==> flow/design.v <==
module interfpga_send(
  input wire [7:0] data,     
  input wire send,           
  output wire busy,          
  output reg [3:0] data_o,   
  output wire ctrl_o,        
  input wire reset,          
  input wire clk             
);
  parameter sWait = 3'b000;    
  parameter sSend = 3'b100;    
  reg [2:0] c_state, n_state;  
  assign busy = c_state[2];    
  assign ctrl_o = c_state[2];  
  always @( posedge clk or posedge reset ) begin
    if(reset) begin
      c_state = sWait;
    end else begin
      c_state = n_state;  
    end 
  end
  always @( * ) begin
    if( c_state[2] == 1 ) begin
      n_state = c_state + 1;
    end else if( send ) begin
      n_state = sSend;
    end else begin
      n_state = sWait;
    end 
  end
  always @( * ) begin
    if( c_state[1] == 0 ) begin
      data_o = data[3:0];
    end else begin
      data_o = data[7:4];
    end 
  end
endmodule  
module interfpga_receive(
  output wire [7:0] data,    
  output wire ready,         
  input wire reset_ready,    
  input wire [3:0] data_i,   
  input wire ctrl_i,         
  input wire reset,          
  input wire clk             
);
  reg [7:0] buffer [1:0];      
  reg c_buffer_select, n_buffer_select;
  assign data = buffer[c_buffer_select];
  parameter sWait      = 3'b000;
  parameter sReceiving = 3'b100;
  reg [2:0] c_state, n_state;  
  reg p_state_2;               
  parameter sNotReady  = 1'b0; 
  parameter sReady     = 1'b1; 
  reg c_ready, n_ready;        
  assign ready = c_ready;      
  always @( posedge clk or posedge reset ) begin
    if(reset) begin
      p_state_2 = sWait;
    end else begin
      p_state_2 = c_state[2];
    end 
  end
  always @( posedge clk or posedge reset ) begin
    if(reset) begin
      c_state = sWait;
    end else begin
      c_state = n_state;
    end 
  end
  always @( * ) begin
    if( c_state[2] == 1 ) begin
      n_state = c_state + 1;
    end else if ( ctrl_i ) begin
      n_state = sReceiving;
    end else begin
      n_state = sWait;
    end 
  end
  wire l_reset_ready;
  assign l_reset_ready = reset_ready | reset;
  always @( posedge clk or posedge l_reset_ready ) begin
    if( l_reset_ready ) begin
      c_ready = sNotReady;
    end else begin
      c_ready = n_ready;
    end
  end
  always @( c_state or p_state_2 or c_ready ) begin
    if( c_state[2] == 0 && p_state_2 == 1 ) begin
      n_ready = sReady;
    end else begin
      n_ready = c_ready;
    end 
  end
  always @( posedge clk or posedge reset ) begin
    if( reset ) begin
      c_buffer_select = 0;
    end else begin
      c_buffer_select = n_buffer_select;
    end
  end
  always @( * ) begin
    if( c_state[2] == 1 && n_state[2] == 0 ) begin
      n_buffer_select = ~c_buffer_select;
    end else begin
      n_buffer_select = c_buffer_select;
    end
  end
  always @( posedge clk or posedge reset ) begin
    if( reset ) begin
      buffer[0] <= 8'h00;
      buffer[1] <= 8'h00;
    end else begin
      if( c_state == 3'b100 ) begin
        buffer[~c_buffer_select][3:0] <= data_i;
        buffer[~c_buffer_select][7:4] <= buffer[~c_buffer_select][7:4];
        buffer[c_buffer_select] <= buffer[c_buffer_select];
      end else if ( c_state == 3'b110 ) begin
        buffer[~c_buffer_select][3:0] <= buffer[~c_buffer_select][3:0];
        buffer[~c_buffer_select][7:4] <= data_i;
        buffer[c_buffer_select] <= buffer[c_buffer_select];
      end else begin
        buffer[0] <= buffer[0];
        buffer[1] <= buffer[1];
      end
    end
  end
endmodule  
# ---- Step by step through the tools: interfpga_receive
# The steps from the RTL of interfpga_receive to its reports follow in flow order.
# Line numbers count from 1 in the design file above.
# Cell names lack the library's common part.
# The mark - stands for no value.
dict set report inputs {
  top {interfpga_receive}
  clk_port {clk}
  library {sky130hd}
  corner {tt_025C_1v80}
}

# ---- Elaborated design
# Source: Yosys, flattened and elaborated. Widths are those after wreduce. Registers that Yosys merges into a memory's read port (data or address) are not register bits. Print and check cells do not count. Equal cells are merged and count once.
dict set report op_classes {
  n_div 0
  multipliers 0
  reduce_and_logical 3
  compare 0
  addsub 1
  n_eq 2
  n_mux 20
  n_logic 4
  shift 0
}
# cell n
set ops {}
lappend ops {{two-way mux 4 bit} 16}
lappend ops {{parallel mux 8 bit (select 2 bit)} 2}
lappend ops {{equality test 3 bit with constant B} 2}
lappend ops {{two-way mux 3 bit} 2}
lappend ops {{inverter 1 bit} 3}
lappend ops {{adder 3 x 1 -> 3 bit with constant B} 1}
lappend ops {{logical AND 1 bit} 2}
lappend ops {{nonzero test 2 bit} 1}
lappend ops {{bitwise OR 1 bit} 1}
dict set report bits {
  romBits 0
  latchBits 0
  inputBits 8
  n_memories 0
  register_bits 22
  mem_bits_rw 0
  word_cells 36
  clocked_rd_ports_x_width 0
}

# ---- Depth
# Depth = most cells in a row (Yosys ltp): at word level without a register or memory, in the mapped netlist without a sequential cell, where the memories' decode and read muxes count.
dict set report logic_depth {
  word_depth 5
  abc_area 0
  depth_mapped 4
  mapped_depth_nobuf 4
}

# ---- After synthesis
# Source: synth_stat.txt of the flow (Yosys; design flattened, memories mapped). It holds for the ABC_AREA given above (unset counts as 0); a run with the other value may have another netlist.
# Totals and module areas in this step are rounded.
dict set report synth_totals {
  synth_area_um2 960
  stdcells 66
  buf_cells 1
  ff_cells 22
}
# cell n area_total_um2
set types {}
lappend types {dfrtp_1 22 550.528}
lappend types {mux2_2 24 270.259}
lappend types {ha_1 3 37.536}
lappend types {inv_1 4 15.014}
lappend types {and4bb_2 1 12.512}
lappend types {nand4b_1 1 8.758}
lappend types {xnor2_1 1 8.758}
lappend types {a21o_1 1 7.507}
lappend types {buf_4 1 7.507}
lappend types {nand3b_1 1 7.507}
lappend types {nor2_1 2 7.507}
lappend types {and2_1 1 6.256}
lappend types {nand2b_1 1 6.256}
lappend types {nand3_1 1 5.005}
lappend types {o21ai_0 1 5.005}
lappend types {nand2_1 1 3.754}

# ---- Worst setup path after synthesis
# Path of least setup slack by OpenSTA after synthesis, without wires, with an ideal clock, recovery checks aside; 20% of the period is set as input and as output delay. Where synthesis merged equal registers, the netlist keeps one of their names.
dict set report synth_path {
  path_kind {register to register}
  startpoint {register c_state[0]}
  endpoint {register (name not given)}
  path_delay_ps 1409
  launch_ps 0
  setup_slack_ps -99
  tclk_ps 1310
  t_required_ps 1185
  path_buffers 0
  arrival_time_ps 1284
  path_stages 5
  period_less_setup_slack_ps 1409
}
# "path_delay_ps" = arrival - input delay + setup time.
# "path_stages": output pins that drive a net of the path, with the launching flip-flop's if there is one; two outputs of one cell count as two.
# "period_less_setup_slack_ps" = period - worst setup slack (recovery checks aside). The figure is calculated, with input and output delays left at 20% of the set period.
dict set report synth_via {
  cell_sequence {dfrtp_1 inv_1 ha_1 and4bb_2 mux2_2}
}
# item line
set synth_rtl {}
lappend synth_rtl {{start: declaration} 53} ;# reg [2:0] c_state, n_state;
lappend synth_rtl {{start: assignment} 68} ;# c_state = sWait;
lappend synth_rtl {{start: assignment} 70} ;# c_state = n_state;
# Chain of elaborated cells between the ends: none given.

; interfpga_receive through Yosys and OpenROAD on sky130hd: 2 stored runs, unordered, with their settings. The constraints put input and output delay at 20% of the set period each and load the outputs with 0.01 pF.

[run 1: settings]
period_ns = 1.15
CORE_UTILIZATION = 48
SETUP_SLACK_MARGIN = 0.3
PLACE_DENSITY_LB_ADDON = 0.14
CORE_ASPECT_RATIO = 0.63
CORE_MARGIN = 10
CELL_PAD_IN_SITES_GLOBAL_PLACEMENT = 1
CELL_PAD_IN_SITES_DETAIL_PLACEMENT = 2
GPL_TIMING_DRIVEN = 1
CTS_CLUSTER_DIAMETER = 288
CAP_MARGIN = 10
MIN_ROUTING_LAYER = met2
SLEW_MARGIN = 20
[run 1: results]
outcome = stopped before the end: placement reported DPL-0033

[run 2: settings]
period_ns = 1.31
CORE_UTILIZATION = 70
SETUP_SLACK_MARGIN = -0.12
PLACE_DENSITY = 0.91
CORE_ASPECT_RATIO = 1.62
CELL_PAD_IN_SITES_GLOBAL_PLACEMENT = 0
CTS_CLUSTER_DIAMETER = 303
CAP_MARGIN = 20
CORE_MARGIN = 2
SLEW_MARGIN = 20
[run 2: results]
outcome = stopped before the end: floorplanning reported PDN-0185
